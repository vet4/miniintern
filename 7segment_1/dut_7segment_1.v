==> flow/design.v <==
`timescale 1s/1ms
module dut_7segment_1(
	input clk,
	input rst,
	output [7:0] seg
);
	integer count = 0;
	reg [7:0] s;
always @ (posedge clk) begin
	if (rst == 1) begin
		count = 0;
	end else begin
		if (count == 9) begin
			count = 0;
		end else begin
			count = count + 1;
		end
	end
end
always @ (negedge clk) begin
	case (count)
		0 : s = 8'b11111100;  
		1 : s = 8'b01100000;  
		2 : s = 8'b11011010;  
		3 : s = 8'b11110010;  
		4 : s = 8'b01100110;  
		5 : s = 8'b10110110;  
		6 : s = 8'b10111110;  
		7 : s = 8'b11100000;  
		8 : s = 8'b11111110;  
		9 : s = 8'b11100110;  
		default: s = 8'b00000000;  
	endcase
end
assign seg = s; 
endmodule
==> Step by step through the tools: dut_7segment_1 <==
The steps from the RTL of dut_7segment_1 to its reports follow in flow order.
Line numbers count from 1 in the design file above.
Operators carry their Yosys type and port widths (W data, S select, Z words).
{ "inputs": {"design": "dut_7segment_1", "clk_port": "clk", "lib": "sky130hd", "pvt_corner": "tt_025C_1v80"} }

==> After elaboration <==
Source: Yosys, flattened and elaborated, memories not mapped. Widths are those after wreduce. Registers that Yosys merges into a memory's read port (data or address) are not register bits. Print and check cells do not count. Equal cells are merged and count once.
Yosys's memory passes give these memory sizes; they may raise the number of words (mostly to a power of two), join words into wider ones and drop unused or constant bits.
{ "bits": {"reg_bits": 40, "output_inout_bits": 8, "n_memories": 1, "romBits": 112, "clocked_rd_ports_x_width": 7} }
{ "mem_list": {"columns": ["memory", "size", "width", "rd", "write_ports", "line_no", "rtl"], "rows": [
  ["(no name shown)", 16, 7, 1, 0, 21, "case (count)"]
]} }
{ "classes": {"eq_ne": 1, "reduce_logical": 3, "n_addsub": 1} }
{ "ops": {"columns": ["operator", "n"], "rows": [
  ["$add A32 B2 Y32 const B", 1],
  ["$eq A32 B5 Y1 const B", 1],
  ["$logic_not A28 Y1", 1],
  ["$reduce_or A2 Y1", 1],
  ["$logic_not A1 Y1", 1]
]} }

==> Longest topological paths <==
Depth = most cells in a row (Yosys ltp): at word level without a register or memory, in the mapped netlist without a sequential cell, where the memories' decode and read muxes count.
{ "logic_depth": {"word_depth": 2, "abc_area": 0, "depth_mapped": 6} }

==> Mapped cells and area <==
Source: synth_stat.txt of the flow (Yosys; design flattened, memories mapped). It holds for the ABC_AREA given above (unset counts as 0); a run with the other value may have another netlist.
{ "by_type": {"columns": ["cell_type", "n", "type_area_um2"], "rows": [
  ["sky130_fd_sc_hd__dfxtp_1", 39, 780.749],
  ["sky130_fd_sc_hd__a21oi_1", 21, 105.101],
  ["sky130_fd_sc_hd__xnor2_1", 12, 105.101],
  ["sky130_fd_sc_hd__ha_1", 6, 75.072],
  ["sky130_fd_sc_hd__nor2_1", 20, 75.072],
  ["sky130_fd_sc_hd__or4_1", 9, 67.565],
  ["sky130_fd_sc_hd__nor4_1", 10, 62.56],
  ["sky130_fd_sc_hd__o21ai_0", 12, 60.058],
  ["sky130_fd_sc_hd__nand3_1", 10, 50.048],
  ["sky130_fd_sc_hd__nand4_1", 8, 50.048],
  ["sky130_fd_sc_hd__nand2_1", 13, 48.797],
  ["sky130_fd_sc_hd__inv_1", 12, 45.043],
  ["sky130_fd_sc_hd__or3_1", 7, 43.792],
  ["sky130_fd_sc_hd__o21a_1", 5, 37.536],
  ["sky130_fd_sc_hd__o31ai_1", 5, 37.536],
  ["sky130_fd_sc_hd__or3_2", 4, 30.029],
  ["sky130_fd_sc_hd__or4_4", 2, 22.522],
  ["sky130_fd_sc_hd__nand4_4", 1, 21.27]
]} }
Not listed: further types 15, cells in them 24.
{ "mapped": {"buf_cells": 8, "seqArea_um2": 780.7, "mapped_cells": 220, "yosys_area_um2": 1893.1, "ff_cells": 39} }

Wiki page: dut_7segment_1 / flow data

Stored flow runs of dut_7segment_1 (2 of them; Yosys, OpenROAD, sky130hd). They differ in their settings and are not a sequence. Constraints: input delay and output delay 20% of the set period each, output load 0.01 pF.
"finish__power__total" rests on the timing tool's default activity at the inputs, not on a simulated workload.

settings of flow run 1
{
  "period_ns": 4.34,
  "CORE_UTILIZATION": 32,
  "SETUP_SLACK_MARGIN": -0.15,
  "HOLD_SLACK_MARGIN": 0.05,
  "CORE_ASPECT_RATIO": 1.38,
  "GPL_ROUTABILITY_DRIVEN": 1,
  "CTS_CLUSTER_SIZE": 49,
  "CTS_CLUSTER_DIAMETER": 313,
  "SLEW_MARGIN": 35,
  "CAP_MARGIN": 20,
  "CORE_MARGIN": 2
}
report of flow run 1
yosys chip area after synthesis (um^2): 1893.1
finish__design__die__area: 6555.3
finish__design__instance__utilization: 0.3859
finish__timing__setup__ws: 0.124
finish__timing__setup__tns: 0.000
finish__power__total: 7.521e-04

settings of flow run 2
{
  "period_ns": 3.89,
  "CORE_UTILIZATION": 62,
  "SETUP_SLACK_MARGIN": 1.07,
  "PLACE_DENSITY_LB_ADDON": 0.23,
  "CORE_ASPECT_RATIO": 1.33,
  "CORE_MARGIN": 5,
  "TNS_END_PERCENT": 90,
  "ABC_AREA": 1,
  "GPL_ROUTABILITY_DRIVEN": 0,
  "MAX_ROUTING_LAYER": "met5",
  "CAP_MARGIN": 20,
  "SLEW_MARGIN": 20
}
report of flow run 2
yosys chip area after synthesis (um^2): 2222.1
finish__design__die__area: 4893.4
finish__design__instance__utilization: 0.7686
finish__timing__setup__ws: 0.393
finish__timing__setup__tns: 0.000
finish__power__total: 8.339e-04
